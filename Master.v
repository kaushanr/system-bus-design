==> flow/design.v <==
`timescale 1ns / 1ps
module Master (
	input CLK,
	input RST,
	input HGRANT,
	input HREADY,
	input [1:0] HRESP,
	input [31:0] HRDATA,
	output reg HREQ,
	output reg HLOCK,
	output reg [15:0] HADDR,
	output reg [31:0] HWDATA,
	output reg AB,
	input U_REQ, 
	input U_LOCK,
	input U_WRITE,
	input [11:0] U_ADDR,
	input [31:0] U_WDATA,
	input [1:0] U_SLAVE
);
	parameter [2:0] IDLE = 3'd0;
	parameter [2:0] REQUEST = 3'd1;
	parameter [2:0] TRANS_BEGIN = 3'd2;
	parameter [2:0] TRANS_END = 3'd3;
	parameter [2:0] TRANS_RD_HOLD = 3'd4;
	parameter [2:0] SPLIT = 3'd5;
	reg [15:0] ADDR; 
	reg [31:0] R_DATA; 
	reg [2:0] ADDR_INC = 12'd4;  
	reg [11:0] PC;  
	reg TRANS;
	reg HWRITE;
	reg [2:0] state;
	initial begin
		AB = 1'bz;
		state = IDLE;  
		R_DATA = 32'bz;
	end
always @ (posedge CLK or posedge RST )
	begin
		if(RST == 1) 
			begin
			HREQ <= 1'b0;
			HLOCK <= 1'b0;  
			HADDR <= 16'bx;
			HWDATA <= 32'bx;
			state <= IDLE;
			end
	else begin
		case(state)
			IDLE: begin
				HREQ <= 1'b0;
				HLOCK <= 1'b0;  
				TRANS <= 1'b0;  
				ADDR <= 16'bx;
				ADDR[15] <= TRANS;
				HADDR <= ADDR;
				HWRITE = U_WRITE;
				state <= (U_REQ == 1)?REQUEST:IDLE;
			end
			REQUEST : begin
				HWDATA <= 32'bx;
				HREQ <= U_REQ;
				HLOCK <= U_LOCK;
					if(HGRANT) begin
						ADDR[11:0] <= U_ADDR;
						HREQ <= 1'b1;
						HLOCK <= U_LOCK;  
						state <= TRANS_BEGIN;
					end
					else state <= REQUEST;
			end
			TRANS_BEGIN: begin
					HREQ <= 1'b0;
					TRANS <= 1'b0;  
					ADDR[15] <= TRANS;
					ADDR[14:13] <= U_SLAVE;  
					HWRITE = U_WRITE;  
					ADDR[12] <= HWRITE;
					HADDR <= ADDR;
					PC <= ADDR[11:0] + ADDR_INC;  
					state <= TRANS_END;
			end
			TRANS_END: begin
				HLOCK <= U_LOCK; 
				TRANS <= 1'b1;
				ADDR[15] <= TRANS;
				HADDR <= ADDR;
				if(HREADY == 1) begin
						if(U_WRITE == 1)
							begin
								HWDATA <= U_WDATA;  
								state <= (HLOCK == 1 || HREADY != 1)?TRANS_BEGIN:IDLE;
							end
						else if(U_WRITE == 0)
							begin
								state <= TRANS_RD_HOLD;
							end
				end
				else if(HRESP == 2'b11) state <= SPLIT; 
				else state <= TRANS_END;
			end
			TRANS_RD_HOLD: begin
				if (HRESP == 2'b11) state <= SPLIT;
				else
					begin
						HLOCK <= U_LOCK;
						R_DATA <= (HRDATA !== 32'bx)?HRDATA:32'bz;  
						state <= (HLOCK == 1 || HRDATA === 32'bx || HREADY != 1)?TRANS_RD_HOLD:IDLE; 
					end
			end
			SPLIT: begin
				if(HGRANT) state <= TRANS_RD_HOLD;
			end 
	 endcase
 end
end 
endmodule
# == Step by step through the tools: Master ==
# What the tools print for Master, step after step.
# Line numbers count from 1 in the design file above.
# A cell with n/a has no value.
# inputs
design,Master
clock_port,CLK
cell_library,sky130hd
corner,tt_025C_1v80

# == Word-level counts ==
# Counts by Yosys on the flattened word-level netlist (proc, flatten, opt, wreduce; memories kept). Register bits leave out memories and registers merged into their read ports (data or address). Print and check cells are left out.
# word_totals
in_bits,87
ff_bits,70
# classes
mux,22
reduce_and_logical,21
bitwise,2
n_eq,12
# op_table
operator,count
32-bit two-way mux,3
32-bit case equality test with constant B,1
12-bit two-way mux,2
3-bit parallel mux with 6-bit select,1
3-bit two-way mux,6
2-bit != test with constant B,5
2-bit AND reduction,5
2-bit nonzero test,5
3-bit by 2-bit equality test with 1-bit output with constant B,2
3-bit equality test with constant B,2
3-bit AND reduction,2
6-bit nonzero test,1
2-bit two-way mux,3
2-bit OR reduction,2
1-bit parallel mux with 2-bit select,2
1-bit two-way mux,4
1-bit logical OR,3
3-bit by 1-bit equality test with 1-bit output with constant B,1
3-bit zero test,1
3-bit nonzero test,1
3-bit OR reduction,1
1-bit parallel mux with 3-bit select,1
1-bit NOT,2
2-bit equality test with constant B,1

# == Logic depth ==
# Yosys ltp: most cells in a row. Word level: on the elaborated netlist, between registers, memories and ports. Mapped: between sequential cells and ports; inverters and the memories' decode and read muxes count.
# logic_depth
word_depth,6
ABC_AREA,0
ltp_mapped,7
depth_no_buf,5

# == Synthesis result ==
# Source: synth_stat.txt of the flow (Yosys; design flattened, memories mapped). It holds for the ABC_AREA given above (unset counts as 0); a run with the other value may have another netlist.
# types
cell,count,type_area_um2
sky130_fd_sc_hd__dfrtp_1,53,1.33E+03
sky130_fd_sc_hd__edfxtp_1,17,510.49
sky130_fd_sc_hd__mux2_2,38,427.91
sky130_fd_sc_hd__mux2_4,9,135.13
sky130_fd_sc_hd__buf_4,6,45.043
sky130_fd_sc_hd__ha_1,3,37.536
sky130_fd_sc_hd__nand2_1,7,26.275
sky130_fd_sc_hd__nor2b_1,4,25.024
sky130_fd_sc_hd__nor2_1,6,22.522
sky130_fd_sc_hd__a21oi_1,4,20.019
sky130_fd_sc_hd__o21ai_0,4,20.019
sky130_fd_sc_hd__a21oi_4,1,16.266
sky130_fd_sc_hd__nor3_4,1,16.266
sky130_fd_sc_hd__inv_1,4,15.014
sky130_fd_sc_hd__o31ai_1,2,15.014
sky130_fd_sc_hd__nand2b_4,1,13.763
sky130_fd_sc_hd__buf_6,1,11.261
sky130_fd_sc_hd__mux2_1,1,11.261
# Not listed: further types 21, cells in them 21.
# synth_totals
area_mm2,0.002849
mapped_cells,183
buffers,9
flip_flops,70

# == Timing after synthesis ==
# OpenSTA on the mapped netlist: ideal clock, no wires. The path of least setup slack (recovery checks aside). Input and output delay are each 20% of the period. Register names are those of the netlist, which keeps one name where synthesis merged equal registers.
# synth_path
kind,register to register
startpoint,register state[2]
endpoint,register ADDR[0]
t_required_ps,2478
path_slack_ps,449
path_delay_ps,2441
t_arrival_ps,2029
clock_period_ps,2890
path_stages,4
period_less_setup_slack_ps,2441
# "path_delay_ps" = arrival - input delay + setup time.
# "path_stages" counts driving pins, that of a launching flip-flop among them; a cell with two outputs on the path counts twice.
# "period_less_setup_slack_ps" = period - worst setup slack (recovery checks aside). The figure is calculated, with input and output delays left at 20% of the set period.
# Between the ends stands the longest chain of elaborated cells between them, by number of cells; it is not shown to be the way that was timed. Of several equally long chains one is given.
# A line is the first line of the expression or statement that the cell stems from. Yosys adds cells for indexed reads and writes and turns some case tables into memories.
# A register here has more assigning lines than the two given.
# Only ways into the end's enable, where the timed path ends, are counted here.
# synth_via
path_cell_list,sky130_fd_sc_hd__dfrtp_1 > sky130_fd_sc_hd__buf_2 > sky130_fd_sc_hd__clkbuf_1 > sky130_fd_sc_hd__nor4_1
elab_chain_cells,3
cone_cells,5
classes_between,eq/ne (2); reduce/logical (3)
# synth_lines
element,line,source
"start, declared",33,reg [2:0] state;
"start, assigned",59,state <= (U_REQ == 1)?REQUEST:IDLE;
"start, assigned",93,state <= (HLOCK == 1 || HREADY != 1)?TRANS_BEGIN:IDLE;
3-bit by 1-bit equality test with 1-bit output,50,case(state)
2-bit nonzero test,n/a,
3-bit AND reduction,n/a,
"end, assigned",55,ADDR <= 16'bx;
"end, assigned",66,ADDR[11:0] <= U_ADDR;
"end, declared",27,reg [15:0] ADDR;

# == Worst path after layout ==
# From the final timing report of run 1: the path of least setup slack in the routed layout; clock arrival at registers is part of the times.
# The path's times are printed in steps of 10 ps; the period is the one set.
# layout_path
kind,register to output
startpoint,register HLOCK
endpoint,output port HLOCK
path_slack_ps,560
clock_period_ps,2330
path_stages,2
t_required_ps,1860
t_arrival_ps,1300
output_delay_ps,470
# A register here has more assigning lines than the two given.
# layout_via
path_cell_list,sky130_fd_sc_hd__dfrtp_1 > sky130_fd_sc_hd__clkdlybuf4s50_1
elab_chain_cells,0
cone_cells,0
# layout_lines
element,line,source
"start, declared",10,"output reg HLOCK,"
"start, assigned",44,HLOCK <= 1'b0;
"start, assigned",53,HLOCK <= 1'b0;
"end, declared",10,

# Settings and measured results of 2 stored flow runs for module Master (sky130hd), not sorted in any way. The constraints put input and output delay at 20% of the set period each and load the outputs with 0.01 pF.
# "clock_period_reached_ps": clock period set for the run, less the worst setup slack. It is reckoned from that one timing run; input and output delays stay at 20% of the period that was set.
# "worst_path_allowed_less_slack_ps" = time allowed to the worst setup path (clock period - input delay - output delay, where it has them) - its slack; a late launch clock adds to it, a late capture clock takes from it.
# By "power.total_uw" is meant OpenSTA's value without simulated activity: inputs other than the clock are taken to toggle once in ten clock periods, and the tool carries that through the logic.
# "worst_path_allowed_less_slack_ps" is known to 10 ps.
# Settings: - = not set for that run.
name,run 1,run 2
period_ns,2.33,3.42
CORE_UTILIZATION,39,26
PLACE_DENSITY_LB_ADDON,0.18,-
CORE_ASPECT_RATIO,1.51,-
CELL_PAD_IN_SITES_GLOBAL_PLACEMENT,3,-
TNS_END_PERCENT,25,5
CTS_CLUSTER_SIZE,68,53
CTS_CLUSTER_DIAMETER,124,224
CAP_MARGIN,20,20
SLEW_MARGIN,15,20
MIN_ROUTING_LAYER,met2,met1
CORE_MARGIN,2,2
PLACE_DENSITY,-,0.56
CELL_PAD_IN_SITES_DETAIL_PLACEMENT,-,1
ABC_AREA,-,1
GPL_ROUTABILITY_DRIVEN,-,0
hold_ws_ps,419,439
worst_path_allowed_less_slack_ps,1300,2140
worst_setup_path_type,register to output,register to register
dieArea_mm2,0.0080193,0.0123299
power.total_uw,5755,4187
clock_period_reached_ps,1766,2135
setupTns_ps,0,0
layout_stdcell_area_mm2,0.004169,0.0044543
yosys.chip_area_mm2,0.002849,0.0029791
timing.setup.ws_ps,564,1285
finalUtil_frac,0.585,0.393
